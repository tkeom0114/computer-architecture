==> flow/design.v <==
`timescale 1ns/1ns
module Cache(clk, reset_n, readM1, address1, data1, readM2, writeM2, address2, data2,
 finish,access_num,hit_num, readM1_mem,readM2_mem, writeM2_mem,data1_mem,write_data, data2_mem, evict1,evict2, finish_mem);
	input clk;
	wire clk;
	input reset_n;
	wire reset_n;
	input readM1;
	wire readM1;
	input [16-1:0] address1;
	wire [16-1:0] address1;
	output [16-1:0] data1;
	reg [16-1:0] data1;
	input readM2;
	wire readM2;
	input writeM2;
	wire writeM2;
	input [16-1:0] address2;
	wire [16-1:0] address2;
	inout [16-1:0] data2;
	wire [16-1:0] data2;
	output finish;
	reg finish;
	output [16-1:0] access_num;
	reg [16-1:0] access_num;
	output [16-1:0] hit_num;
	reg [16-1:0] hit_num;
	output [16-1:0] write_data;
	reg [16-1:0] write_data;
	input [16*4-1:0] data1_mem;
	wire [16*4-1:0] data1_mem;
	input [16*4-1:0] data2_mem;
	wire [16*4-1:0] data2_mem;
	input finish_mem;
	wire finish_mem;
	reg [77-1:0] cache [0:8-1];
	reg [16-1:0] outputData2;
	output [77-1:0] evict1;
	reg [77-1:0] evict1;
	output [77-1:0] evict2;
	reg [77-1:0] evict2;
	output readM1_mem;
	reg readM1_mem;
	output readM2_mem;
	reg readM2_mem;
	output writeM2_mem;
	reg writeM2_mem;
	wire I_hit;
	wire D_hit;
	assign data2 = readM2? outputData2:16'bz;
	assign I_hit = (address1[15:5] == cache[address1[4:2]][76:66]) && cache[address1[4:2]][65];
	assign D_hit = (address2[15:5] == cache[address2[4:2]][76:66]) && cache[address2[4:2]][65];
	always@(posedge clk)
		if(!reset_n)
			begin
				access_num <= 16'b0;
				hit_num <=16'b0;
				finish <= 1'b1;
				cache[0] = 77'b0;
				cache[1] = 77'b0;
				cache[2] = 77'b0;
				cache[3] = 77'b0;
				cache[4] = 77'b0;
				cache[5] = 77'b0;
				cache[6] = 77'b0;
				cache[7] = 77'b0;
			end
		else
			begin
				if(I_hit && (D_hit || !(readM2 || writeM2))) begin 
					hit_num <= hit_num +1;
					access_num <= access_num + 1;
					if(readM1) begin
						if(writeM2 && address1==address2) begin
							data1 <= data2;
						end
						else begin
							case(address1[1:0])
								2'b00 : data1 <= cache[address1[4:2]][15:0];
								2'b01 : data1 <= cache[address1[4:2]][31:16];
								2'b10 : data1 <= cache[address1[4:2]][47:32];
								2'b11 : data1 <= cache[address1[4:2]][63:48];
							endcase
						end
					end
					if(readM2) begin
						case(address2[1:0])
							2'b00 : outputData2 <= cache[address2[4:2]][15:0];
							2'b01 : outputData2 <= cache[address2[4:2]][31:16];
							2'b10 : outputData2 <= cache[address2[4:2]][47:32];
							2'b11 : outputData2 <= cache[address2[4:2]][63:48];
						endcase
					end
					if(writeM2) begin
						case(address2[1:0])
							2'b00 : cache[address2[4:2]][15:0] <= data2;
							2'b01 : cache[address2[4:2]][31:16] <= data2;
							2'b10 : cache[address2[4:2]][47:32] <= data2;
							2'b11 : cache[address2[4:2]][63:48] <= data2;
						endcase
						cache[address2[4:2]][64] =1'b1;
					end
					finish <= 1'b1;
				end
				else if(finish) begin 
					access_num <= access_num + 1;
					evict1 <= cache[address1[4:2]];
					evict2 <= cache[address2[4:2]];
					write_data <= data2;
					readM1_mem <= readM1;
					readM2_mem <= readM2;
					writeM2_mem <= writeM2 && !D_hit;
					if(writeM2 && D_hit) begin
						case(address2[1:0])
							2'b00 : cache[address2[4:2]][15:0] <= data2;
							2'b01 : cache[address2[4:2]][31:16] <= data2;
							2'b10 : cache[address2[4:2]][47:32] <= data2;
							2'b11 : cache[address2[4:2]][63:48] <= data2;
						endcase
						cache[address2[4:2]][64] = 1'b1;
					end
					finish <= 1'b0;
				end
				else if(finish_mem) begin 
					cache[address1[4:2]] <= {address1[15:5],1'b1,1'b0,data1_mem};
					if(address1[4:2] != address2[4:2]) begin
						cache[address2[4:2]] <= {address2[15:5],1'b1,1'b0,data2_mem};
					end
					readM1_mem <= 1'b0;
					readM2_mem <= 1'b0;
					writeM2_mem <= 1'b0;
					finish <= 1'b1;
					if(readM1) begin
						if(writeM2 & address1==address2) begin
							data1 <= write_data;
						end
						else begin
							case(address1[1:0])
								2'b00 : data1 <= data1_mem[15:0];
								2'b01 : data1 <= data1_mem[31:16];
								2'b10 : data1 <= data1_mem[47:32];
								2'b11 : data1 <= data1_mem[63:48];
							endcase
						end
					end
					if(readM2) begin 
						case(address2[1:0])
							2'b00 : outputData2 <= data2_mem[15:0];
							2'b01 : outputData2 <= data2_mem[31:16];
							2'b10 : outputData2 <= data2_mem[47:32];
							2'b11 : outputData2 <= data2_mem[63:48];
						endcase
					end	
				end
			end
endmodule
## Reports on Cache

Tool output for the design above, in the order of the flow.
Line numbers count from 1 in the design file above.
Library cell names are shortened.
A cell with - has no value.

- Top module: Cache
- Clock port: clk
- Library: sky130hd
- Library corner: tt_025C_1v80

## Elaborated design

Counts by Yosys on the flattened word-level netlist (proc, flatten, opt, wreduce). Print and check cells are left out. Cells with the same type and inputs are merged into one.

- Bits in registers: 854
- Output and inout port bits: 238
- Elaborated cells: 548
- Bits of input ports: 166

- Reduce/logical cells: 33
- Mux-type cells: 443
- Eq/ne operators: 31
- Add/sub/neg operators: 2
- Bitwise logic cells: 4

Operators with widths:

| cell | count |
|---|---|
| 2-to-1 mux 16 bit | 335 |
| case mux 77 bit (select 8 bit) | 2 |
| 2-to-1 mux 12 bit | 24 |
| case mux 16 bit (select 4 bit) | 4 |
| 2-to-1 mux 1 bit | 70 |
| OR reduction 7 bit | 8 |
| adder 16 x 1 -> 16 bit with constant B | 2 |
| equality test 3 bit with constant B | 8 |
| equality test 11 bit | 2 |
| equality test 16 bit | 1 |
| case mux 1 bit (select 2 bit) | 8 |
| equality test 3 x 2 -> 1 bit with constant B | 4 |
| AND reduction 3 bit | 4 |
| AND reduction 5 bit | 2 |
| equality test 2 bit with constant B | 4 |
| logical AND 1 bit | 6 |
| != test 2 bit with constant B | 3 |
| nonzero test 2 bit | 3 |
| equality test 3 x 1 -> 1 bit with constant B | 2 |
| != test 3 bit with constant B | 2 |
| logical NOT 3 bit | 2 |
| equality test 2 x 1 -> 1 bit with constant B | 2 |
| logical NOT 2 bit | 2 |
| inverter 1 bit | 3 |
| != test 3 x 1 -> 1 bit with constant B | 1 |
| != test 3 bit | 1 |
| nonzero test 3 bit | 1 |
| logical OR 1 bit | 2 |

Other operator kinds: 4; their cells: 5.

## Longest topological paths

Depth = most cells in a row (Yosys ltp): at word level without a register or memory, in the mapped netlist without a sequential cell, where the memories' decode and read muxes count.

- Word-level depth: 8
- ABC_AREA: 0
- Gate-level depth with buffers: 17
- Depth with buffers taken out: 9

## After synthesis

The flow's flattened synthesis, as Yosys stat reports it; memories are mapped. The netlist is that of the ABC_AREA named above (0 if unset); the other value can give another one.
Totals and module areas in this step are rounded.

- Chip area (Yosys): 61,300 um^2
- Cells in the netlist: 7,584
- Flip-flops: 854
- Sequential area: 19,100 um^2
- Buffers: 955

Cells by type:

| type | count | area in all (um^2) |
|---|---|---|
| dfxtp_1 | 649 | 1.3E+04 |
| mux2i_1 | 657 | 6.58E+03 |
| edfxtp_1 | 205 | 6.16E+03 |
| a21oi_1 | 1,227 | 6,140.89 |
| o221a_2 | 441 | 4.97E+03 |
| nand2_1 | 1,238 | 4.65E+03 |
| nor2_1 | 795 | 2.98E+03 |
| mux4_2 | 106 | 2,387.29 |
| clkbuf_1 | 568 | 2.13E+03 |
| o221a_1 | 165 | 1.86E+03 |
| mux2_2 | 102 | 1.15E+03 |
| buf_1 | 192 | 720.691 |
| buf_2 | 129 | 645.619 |
| o22a_1 | 68 | 595.571 |
| o21ai_0 | 118 | 590.566 |
| nand2b_1 | 86 | 538.016 |
| a221oi_1 | 57 | 499.229 |
| buf_4 | 63 | 472.954 |

Other cell types: 67; their cells: 718.

## Timing after synthesis

OpenSTA on the mapped netlist: ideal clock, no wires. The path of least setup slack (recovery checks aside). Input and output delay are each 20% of the period. Register names are those of the netlist, which keeps one name where synthesis merged equal registers.

- Path kind: input -> register
- From: input port address2[3]
- To: register evict1[0]
- Required time: 8,068 ps
- Setup time: 552 ps
- Launch time at the first pin: 1,724 ps
- Driving pins on the path: 14
- Delay of the path: 6,948 ps
- Arrival time: 8,120 ps
- Period: 8,620 ps
- External input delay: 1,724 ps
- Path slack: -52 ps
- Path buffers: 7
- Period reached after synthesis: 8,672 ps

"delay of the path" is the arrival time less input delay plus setup time.
"driving pins on the path": output pins that drive a net of the path, with the launching flip-flop's if there is one; two outputs of one cell count as two.
"period reached after synthesis" is the clock period less the worst setup slack; recovery checks do not enter. This is arithmetic on one report: input and output delays are still those of the set period (20% each).
The rows between start and end are the longest chain of elaborated cells between them; the timing report does not say that the signal goes this way. Where chains are equally long, one stands for them.
Each line given opens the expression or statement behind the cell; cells for indexed reads and writes are added by Yosys, which also makes memories of some case tables.

- Cells stage by stage: buf_4 -> buf_2 -> buf_2 -> buf_2 -> o32a_1 -> o22ai_1 -> nor4_1 -> or2_2 -> or3_1 -> buf_2 -> a21o_1 -> clkbuf_1 -> clkbuf_1 -> and3_1
- Cells in the longest elaborated chain: 8
- Elaborated cells between the ends (all ways): 15
- Those cells by class: 8 x eq/ne; 1 x mux; 1 x logic; 5 x reduce/logical

Ends and longest elaborated chain, after synthesis:

| what | line | text |
|---|---|---|
| start, declared | 18 | `input [16-1:0] address2;` |
| equality test 3 bit | 52 | `assign D_hit = (address2[15:5] == cache[address2[4:2]][76:66]) && cache[address2[4:2]][65];` |
| case mux 77 bit (select 8 bit) | 52 |  |
| equality test 11 bit | 52 |  |
| logical AND 1 bit | 52 |  |
| logical OR 1 bit | 70 | `if(I_hit && (D_hit \|\| !(readM2 \|\| writeM2))) begin` |
| logical AND 1 bit | 70 |  |
| inverter 1 bit | - |  |
| AND reduction 3 bit | - |  |
| end, assigned | 107 | `evict1 <= cache[address1[4:2]];` |
| end, declared | 38 | `output [77-1:0] evict1;` |

Lab notebook: Cache

Top module Cache; platform sky130hd; tools Yosys and OpenROAD; 2 stored runs in no particular order. Input and output delays are each 20% of the period that was set; the output load is 0.01 pF.

### Entry A

Settings: `period_ns=10.8`, `CORE_UTILIZATION=48`, `SETUP_SLACK_MARGIN=1.82`, `PLACE_DENSITY=0.45`, `CORE_ASPECT_RATIO=0.71`, `CORE_MARGIN=3`, `CELL_PAD_IN_SITES_DETAIL_PLACEMENT=1`, `GPL_TIMING_DRIVEN=0`, `MIN_ROUTING_LAYER=met2`, `CAP_MARGIN=20`, `SLEW_MARGIN=20`

Incomplete, routing halted on GRT-0116.

### Entry B

Settings: `period_ns=10.7`, `CORE_UTILIZATION=67`, `SETUP_SLACK_MARGIN=-0.24`, `PLACE_DENSITY_LB_ADDON=0.11`, `CELL_PAD_IN_SITES_GLOBAL_PLACEMENT=2`, `CELL_PAD_IN_SITES_DETAIL_PLACEMENT=1`, `TNS_END_PERCENT=10`, `GPL_TIMING_DRIVEN=0`, `CTS_CLUSTER_SIZE=48`, `SLEW_MARGIN=30`, `MAX_ROUTING_LAYER=met4`, `CAP_MARGIN=20`, `CORE_MARGIN=2`

Incomplete, placement halted on FLW-0024.
